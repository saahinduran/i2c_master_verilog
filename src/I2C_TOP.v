==> flow/design.v <==
module I2C_TOP
(
	input wire clk,   
	input wire rst,   
	inout i2c_sda,      
	inout wire i2c_scl  
	);
	reg [6:0] addr;
	reg [7:0] data_in;
	reg enable;
	reg rw;
	wire [7:0] data_out;
	wire ready;
	reg [7:0] state;
	wire nRst;
	wire ready_for_repeated_start;
	wire data_rdy;
	wire write_done;
	assign nRst = ~rst;
	localparam IDLE = 0;
	localparam ADDRESS = 1;
	localparam WRITE = 2;
	localparam READ = 3;
	localparam DELAY = 4;
	localparam WAIT_FOR_BUSY = 5;
	localparam WAIT_FOR_READY = 6;
	localparam AT24C02N_ADDR = 7'b1010000;
	localparam WRITE_CMD = 1'b0;
	localparam READ_CMD = 1'b1;
	localparam READ_ADDR = 8'h00;
	localparam FPGA_CLK_FREQ  = 27_000_000;
	localparam I2C_FREQ 		  = 400_000;
	reg [8:0] counter = FPGA_CLK_FREQ / I2C_FREQ;
	i2c_controller
		#(
     .FPGA_CLK_FREQ(FPGA_CLK_FREQ),   
     .I2C_FREQ(I2C_FREQ)   
     )
     master 
     (
		.clk(clk), 
		.rst(0), 
		.addr(addr), 
		.data_in(data_in), 
		.enable(enable), 
		.data_rdy(data_rdy),
		.write_done(write_done),
		.rw(rw),	
		.data_out(data_out), 
		.ready(ready), 
		.i2c_sda(i2c_sda), 
		.i2c_scl(i2c_scl)
	);
	always @(posedge clk, negedge rst) begin
	if(rst == 0) begin
			state <= IDLE;
			enable <= 1'b0;
		end		
	else begin
		case(state)
				IDLE: begin
					state <= ADDRESS;
					addr <= AT24C02N_ADDR;
					rw <= WRITE_CMD;
					data_in <= READ_ADDR;  
					enable <= 1'b1;
					if(write_done == 1'b1) begin
							state <= WAIT_FOR_BUSY;
							rw <= READ_CMD;
					end
					else begin
						state <= IDLE;
					end
				end
				ADDRESS: begin
					state <= DELAY;
				end
				WRITE: begin
				end
				READ: begin
				end
				DELAY : begin
					state <= DELAY;
				end
				WAIT_FOR_BUSY : begin
					if(ready == 0) begin
						state <= WAIT_FOR_READY; 
					end
					else begin
						state <= WAIT_FOR_BUSY; 
					end
				end
				WAIT_FOR_READY : begin
					if(ready == 1) begin
						state <= WAIT_FOR_BUSY; 
					end
					else begin
						state <= WAIT_FOR_READY; 
					end
				end
			endcase
	end
  end
endmodule
`timescale 1ns / 1ps
module i2c_controller
#( 
    parameter FPGA_CLK_FREQ = 27_000_000,    
    parameter I2C_FREQ = 100_000            
)
(
	input wire clk,
	input wire rst,
	input wire [6:0] addr,
	input wire [7:0] data_in,
	input wire enable,
	input wire rw,
	input wire debug_ack,
	output reg [7:0] data_out,
	output wire ready,
	output reg data_rdy,
	output reg write_done,
	inout i2c_sda,
	inout wire i2c_scl
	);
	localparam IDLE = 0;
	localparam START = 1;
	localparam ADDRESS = 2;
	localparam READ_ACK = 3;
	localparam WRITE_DATA = 4;
	localparam WRITE_ACK = 5;
	localparam READ_DATA = 6;
	localparam READ_ACK2 = 7;
	localparam STOP = 8;
			localparam DIVIDE_BY = FPGA_CLK_FREQ / I2C_FREQ;
	reg [7:0] state;
	reg [7:0] saved_addr;
	reg [7:0] saved_data;
	reg [7:0] counter;
	reg [7:0] counter2 = 0;
	reg [7:0] clk_count = 0; 
	reg write_enable;
	reg sda_out;
	reg i2c_scl_enable = 0;
	reg i2c_clk = 1'b0;
	reg is_ack = 1'b0;
	reg clk_en_rise = 1'b0;
	reg clk_en_fall = 1'b0;
	assign ready = ((rst == 0) && (state == IDLE)) ? 1 : 0;
	assign i2c_scl = (i2c_scl_enable == 0 ) ? 1'bz : ~i2c_clk;  
	assign i2c_sda = (write_enable == 1) ? sda_out : 1'bz;  
always @(posedge clk or posedge rst) begin
    if (rst) begin
        clk_en_rise <= 1'b0;
        clk_en_fall <= 1'b0;
        i2c_clk <= 1'b0;
        clk_count <= 9'b0;
    end else begin
        if (clk_count == 9'd0) begin
            clk_en_rise <= 1'b1;
        end else begin
            clk_en_rise <= 1'b0;
        end
				if (clk_count == 9'd1) begin
            i2c_clk <= ~i2c_clk;
        end
        if (clk_count == (DIVIDE_BY/2) ) begin
            clk_en_fall <= 1'b1;
        end else begin
            clk_en_fall <= 1'b0;
        end
				if (clk_count == (DIVIDE_BY/2) +1) begin
            i2c_clk <= ~i2c_clk;
        end
        if (clk_count == (DIVIDE_BY - 1)) begin
                clk_count <= 9'b0;
        end
        else begin
            clk_count <= clk_count + 1;  
         end
    end
end
	always @(posedge clk, posedge rst) begin
		if(rst == 1) begin
			state <= IDLE;
			i2c_scl_enable <= 0;
			write_enable <= 0;
			data_rdy <= 1'b0;
			write_done <= 1'b0;
		end		
		else begin
			if(clk_en_rise) begin
			data_rdy <= 1'b0;
			write_done <= 1'b0;
			case(state)
				IDLE: begin
					i2c_scl_enable <= 1'b0;  
					if (enable) begin
						state <= START;
						saved_addr <= {addr, rw};
						saved_data <= data_in;
					end
					else begin
						state <= IDLE;
						sda_out <= 1'bz;  
						write_enable <= 1'b0;
					end
				end
				START: begin
					write_enable <= 1'b1;
					sda_out <= 1'b0;		
					state <= ADDRESS;
					counter <= 8;
				end
				ADDRESS: begin
					i2c_scl_enable <= 1'b1;   
					if (counter == 0) begin 
						state <= READ_ACK;
						counter <= 8;
						write_enable <= 1'b0;    
						end 
					else begin 
						counter <= counter - 1;
						sda_out <= saved_addr[counter -1];
						end						
				end
				READ_ACK: begin
					if (is_ack == 1) begin  
						if(saved_addr[0] == 0) begin 
							write_enable <= 1'b1;
							sda_out <= saved_data[counter -1];
							counter <= counter - 1;							
							state <= WRITE_DATA;
						end
						else begin 
							counter <= 8 -1;
							state <= READ_DATA;
						end 
					end 
						else state <= STOP;					 
				end
				WRITE_DATA: begin
					if(counter == 0) begin
						state <= READ_ACK2;
						write_enable <= 0;   
						counter <= 7;
						write_done <= 1'b1;
						end 
					else begin
						counter <= counter - 1;
						sda_out <= saved_data[counter -1];
						end
				end
				READ_ACK2: begin
					saved_data <= data_in;
					if ( (is_ack == 1) && (enable == 1) && rw == 1 ) begin 
						state <= IDLE;   
						sda_out <= 1'b1;
						write_enable <= 1;   
						end
					else if ( (is_ack == 1) && (enable == 1) && rw == 0 ) begin 
						state <= WRITE_DATA;   
						sda_out <= saved_data[counter];
						write_enable <= 1;   
					end
					else begin 
						state <= STOP;			 
						write_enable <= 1;   
						end
				end
				READ_DATA: begin
					if (counter == 0) begin
						data_rdy <= 1'b1;
						state <= WRITE_ACK;
						write_enable <= 1;   
						if(enable == 1 )  
							sda_out <= 0;
						else 
							sda_out <= 1;     
						end
					else counter <= counter - 1;
				end
				WRITE_ACK: begin
					sda_out <= 0;
					if(enable == 1 && rw == 1) begin  
						state <= READ_DATA;
						write_enable <= 0;
						counter <= 8 -1;
					end
					else if (enable == 0) begin
						state <= STOP;     
						write_enable <= 1;
					end		
				end
				STOP: begin
					i2c_scl_enable <= 1'b0;  
					sda_out <= 1'b1;
					state <= IDLE;
				end
			endcase
		end
	end
end
	always @(posedge clk) begin
	if(clk_en_fall) begin
			case(state)
				ADDRESS: begin
				end
				WRITE_DATA: begin 
				end
				READ_DATA: begin
					data_out[counter] <= i2c_sda;
				end
				READ_ACK: begin
					if (i2c_sda == 0) 
						is_ack <= 1;
					else
						is_ack <= 0;
				end
				READ_ACK2: begin
					if (i2c_sda == 0) 
						is_ack <= 1;
					else
						is_ack <= 0;
				end
				STOP: begin
				end
			endcase
		end
end
endmodule
* Tool chain data of I2C_TOP
What the tools print for I2C_TOP, step after step.
Lines are those of the file above, counted from 1.
Operators carry their Yosys type and port widths (W data, S select, Z words).
Not given: n/a
- Top :: I2C_TOP
- Clock input :: clk
- Library :: sky130hd
- Corner :: tt_025C_1v80

* Elaborated design
Yosys after proc, flatten, opt, wreduce and memory -nomap, before mapping. Memory bits, and registers merged into a memory's read port (data or address), are not among the register bits. Print and check cells are not counted.
- Add/subtract/negate cells :: 2
- Bitwise gates (word level) :: 2
- Reductions and logical operators :: 33
- Muxes and demuxes :: 53
- Shifts and indexed selects :: 3
- Eq/ne operators :: 30
** Operator list (number)
- $mux W8 :: 14
- $pmux W8 S9 :: 1
- $shiftx A8 B32 Y1 :: 2
- $eq A8 B3 Y1 const B :: 7
- $pmux W8 S6 :: 1
- $logic_not A8 Y1 :: 4
- $mux W1 :: 28
- $eq A8 B1 Y1 const B :: 3
- $pmux W8 S3 :: 1
- $eq A8 B2 Y1 const B :: 2
- $eq A8 B6 Y1 const B :: 2
- $pmux W8 S2 :: 1
- $reduce_or A2 Y1 :: 7
- $ne A2 B1 Y1 const B :: 6
- $ne A2 B2 Y1 const B :: 6
- $sub A8 B1 Y9 const B :: 1
- $reduce_and A9 Y1 :: 1
- $reduce_bool A9 Y1 :: 1
- $reduce_bool A2 Y1 :: 4
- $add A8 B1 Y8 const B :: 1
- $eq A8 B4 Y1 const B :: 1
- $eq A8 B7 Y1 const B :: 1
- $shiftx A8 B8 Y1 :: 1
- $reduce_and A8 Y1 :: 1
- $reduce_bool A8 Y1 :: 1
- $pmux W1 S8 :: 1
- $reduce_bool A7 Y1 :: 1
- $reduce_and A2 Y1 :: 3
Other operator kinds: 14; their cells: 20.
- Input port bits :: 2
- Output and inout bits :: 2
- Word-level cells :: 139
- Flip-flop bits (word level) :: 51

* Depth
Depth = most cells in a row (Yosys ltp): at word level without a register or memory, in the mapped netlist without a sequential cell, where the memories' decode and read muxes count.
- Word-level depth :: 5
- ABC_AREA :: 0
- Mapped depth :: 6
- Mapped depth without buffers :: 6

* Synthesis result
Yosys stat after the flow's synthesis: flattened, memories mapped to cells. It holds for the ABC_AREA given above (unset counts as 0); a run with the other value may have another netlist.
Totals and module areas in this step are rounded.
** Cells by type
- sky130_fd_sc_hd__edfxtp_1 :: number 14, area in all 420.403 um^2
- sky130_fd_sc_hd__dfxtp_1 :: number 19, area in all 380.365 um^2
- sky130_fd_sc_hd__ha_1 :: number 6, area in all 75.072 um^2
- sky130_fd_sc_hd__nor2_1 :: number 20, area in all 75.072 um^2
- sky130_fd_sc_hd__xor2_1 :: number 8, area in all 70.067 um^2
- sky130_fd_sc_hd__nand2_1 :: number 17, area in all 63.811 um^2
- sky130_fd_sc_hd__xnor2_1 :: number 5, area in all 43.792 um^2
- sky130_fd_sc_hd__inv_1 :: number 11, area in all 41.29 um^2
- sky130_fd_sc_hd__nor3_1 :: number 7, area in all 35.034 um^2
- sky130_fd_sc_hd__dfstp_2 :: number 1, area in all 26.275 um^2
- sky130_fd_sc_hd__o2bb2ai_1 :: number 3, area in all 26.275 um^2
- sky130_fd_sc_hd__dfrtp_1 :: number 1, area in all 25.024 um^2
- sky130_fd_sc_hd__a2111o_1 :: number 2, area in all 22.522 um^2
- sky130_fd_sc_hd__nor4_4 :: number 1, area in all 21.27 um^2
- sky130_fd_sc_hd__nand3_1 :: number 4, area in all 20.019 um^2
- sky130_fd_sc_hd__a31oi_1 :: number 3, area in all 18.768 um^2
- sky130_fd_sc_hd__and2_1 :: number 3, area in all 18.768 um^2
- sky130_fd_sc_hd__clkbuf_1 :: number 5, area in all 18.768 um^2
Not listed: further types 31, cells in them 40.
- Mapped area :: 1700 um^2
- Flip-flops :: 35
- Standard cells after synthesis :: 170
- Sequential part of the area :: 850 um^2
By module: a second synthesis without flattening, with its own total; a netlist apart from the flattened one above.
- Cell total of the unflattened synthesis :: 247
- Area total of the unflattened synthesis :: 3000 um^2
Rows give one instance, submodules left out.
** By module
- i2c_controller :: cells 239, seq. area 1600 um^2, instances 1, area 2800 um^2
- I2C_TOP :: cells 8, seq. area 81 um^2, instances 1, area 110 um^2

* Timing after synthesis
OpenSTA on the mapped netlist: ideal clock, no wires. The path of least setup slack (recovery checks aside). Input and output delay are each 20% of the period. Register names are those of the netlist, which keeps one name where synthesis merged equal registers.
- Path type :: reg-to-reg
- From :: reg master.counter[0]
- To :: reg master.counter[0]
- Path delay :: 2.181 ns
- Path buffers :: 1
- Driving pins on the path :: 6
- Time at the first pin :: 0.000 ns
- Slack :: 2.689 ns
- Clock period :: 4.87 ns
- Setup time :: 0.388 ns
- Data arrival time :: 1.793 ns
- Period reached after synthesis :: 2.181 ns
"path delay" = arrival - input delay + setup time.
"driving pins on the path": output pins that drive a net of the path, with the launching flip-flop's if there is one; two outputs of one cell count as two.
"period reached after synthesis" = period - worst setup slack (recovery checks aside). The figure is calculated, with input and output delays left at 20% of the set period.
The rows between start and end are the longest chain of elaborated cells between them; the timing report does not say that the signal goes this way. Where chains are equally long, one stands for them.
A line is the first line of the expression or statement that the cell stems from. Yosys adds cells for indexed reads and writes and turns some case tables into memories.
At most two assigning lines are given for a register; there are more.
The path ends at the enable pin of a flip-flop; only ways to that pin are counted.
- Cell sequence :: sky130_fd_sc_hd__edfxtp_1 sky130_fd_sc_hd__inv_1 sky130_fd_sc_hd__ha_1 sky130_fd_sc_hd__and3_2 sky130_fd_sc_hd__clkbuf_1 sky130_fd_sc_hd__a221oi_1
- Cells in the longest elaborated chain :: 3
- Elaborated cells on any way between the ends :: 3
- Those cells by class :: eq/ne (1); reduce/logical (2)
** Ends and longest elaborated chain, after synthesis
- from (decl) :: line 139 : reg [7:0] counter;
- from (assign) :: line 223 : counter <= counter - 1;
- from (assign) :: line 232 : counter <= counter - 1;
- $logic_not A8 Y1 :: line 217 : if (counter == 0) begin
- $ne A2 B2 Y1
- $reduce_and A5 Y1
- to (assign) :: line 223
- to (assign) :: line 232
- to (decl) :: line 139

* Path in the finished layout
Path of least setup slack in the final report of flow run A (OpenROAD, finished layout, wires in). Where an end is a register, its clock arrival counts in the times.
- Path type :: reg-to-reg
- From :: reg master.counter[0]
- To :: reg master.counter[3]
- Clock period :: 4.39 ns
- Path buffers :: 1
- Time at the first pin :: 0.34 ns
- Setup time :: 0.28 ns
- Slack :: 2.06 ns
- Driving pins on the path :: 6
- Data arrival time :: 2.39 ns
The rows between start and end are the longest chain of elaborated cells between them; the timing report does not say that the signal goes this way. Where chains are equally long, one stands for them.
At most two assigning lines are given for a register; there are more.
The path ends at the enable pin of a flip-flop; only ways to that pin are counted.
- Cell sequence :: sky130_fd_sc_hd__edfxtp_1 sky130_fd_sc_hd__inv_1 sky130_fd_sc_hd__ha_1 sky130_fd_sc_hd__and3_2 sky130_fd_sc_hd__a221oi_1 sky130_fd_sc_hd__clkbuf_2
- Cells in the longest elaborated chain :: 3
- Elaborated cells on any way between the ends :: 3
- Those cells by class :: eq/ne (1); reduce/logical (2)
** Ends and longest elaborated chain, after layout
- from (decl) :: line 139 : reg [7:0] counter;
- from (assign) :: line 223 : counter <= counter - 1;
- from (assign) :: line 232 : counter <= counter - 1;
- $logic_not A8 Y1 :: line 217 : if (counter == 0) begin
- $ne A2 B2 Y1
- $reduce_and A5 Y1
- to (assign) :: line 223
- to (assign) :: line 232
- to (decl) :: line 139

Hand-over note for I2C_TOP

Settings and measured results of 2 stored flow runs for module I2C_TOP (sky130hd), not sorted in any way. The constraints put input and output delay at 20% of the set period each and load the outputs with 0.01 pF.
"period achieved": clock period set for the run, less the worst setup slack. It is reckoned from that one timing run; input and output delays stay at 20% of the period that was set.
By "worst path time" is meant the share of the clock period that the worst setup path is allowed (20% is reserved at inputs, 20% at outputs), minus its slack. Clock arrival times at its registers enter into it.
"power consumption" is the tool's figure for a default switching activity; nothing was simulated.
The measured numbers are rounded.

* Flow run A
** Files
==> flow/run.sh <==
#!/bin/bash
# the make line also repeats the synthesis and layout settings of config.mk as NAME=value (left out here)
make -C /OpenROAD-flow-scripts/flow DESIGN_CONFIG=/design/flow/config.mk WORK_HOME=/design/flow/orfs CLKGATE_MAP_FILE= finish
==> flow/config.mk <==
export PLATFORM = sky130hd
export DESIGN_NAME = I2C_TOP
export DESIGN_NICKNAME = I2C_TOP
export VERILOG_FILES = /design/flow/design.v
export SDC_FILE = /design/flow/constraint.sdc
export NUM_CORES = 4
export LEC_CHECK = 0
export CAP_MARGIN = 20
export CELL_PAD_IN_SITES_GLOBAL_PLACEMENT = 0
export CORE_ASPECT_RATIO = 0.98
export CORE_MARGIN = 2
export CORE_UTILIZATION = 51
export CTS_CLUSTER_DIAMETER = 66
export CTS_CLUSTER_SIZE = 89
export MIN_ROUTING_LAYER = met2
export SLEW_MARGIN = 20
==> flow/constraint.sdc <==
create_clock -name core_clock -period 4.39 [get_ports {clk}]
set_input_delay 0.8780 -clock core_clock [delete_from_list [all_inputs] [get_ports {clk}]]
set_output_delay 0.8780 -clock core_clock [all_outputs]
set_load 0.01 [all_outputs]
** Results
- Worst path time :: 2.33 ns
- Worst setup path type :: reg-to-reg
- Full die area :: 3800 um^2
- Utilization after layout :: 59%
- Power consumption :: 0.58 mW
- Period achieved :: 2.331 ns
- Chip area after synthesis (Yosys) :: 1700 um^2
- Setup slack of the critical path :: 2.1 ns

* Flow run B
** Files
==> flow/run.sh <==
#!/bin/bash
# the make line also repeats the synthesis and layout settings of config.mk as NAME=value (left out here)
make -C /OpenROAD-flow-scripts/flow DESIGN_CONFIG=/design/flow/config.mk WORK_HOME=/design/flow/orfs CLKGATE_MAP_FILE= finish
==> flow/config.mk <==
export PLATFORM = sky130hd
export DESIGN_NAME = I2C_TOP
export DESIGN_NICKNAME = I2C_TOP
export VERILOG_FILES = /design/flow/design.v
export SDC_FILE = /design/flow/constraint.sdc
export NUM_CORES = 4
export LEC_CHECK = 0
export CAP_MARGIN = 20
export CORE_MARGIN = 2
export CORE_UTILIZATION = 48
export SLEW_MARGIN = 20
==> flow/constraint.sdc <==
create_clock -name core_clock -period 2.46 [get_ports {clk}]
set_input_delay 0.4920 -clock core_clock [delete_from_list [all_inputs] [get_ports {clk}]]
set_output_delay 0.4920 -clock core_clock [all_outputs]
set_load 0.01 [all_outputs]
** Results
- Worst path time :: 2.20 ns
- Worst setup path type :: reg-to-reg
- Full die area :: 4100 um^2
- Utilization after layout :: 55%
- Power consumption :: 0.99 mW
- Period achieved :: 2.202 ns
- Chip area after synthesis (Yosys) :: 1700 um^2
- Setup slack of the critical path :: 0.26 ns

End of note.
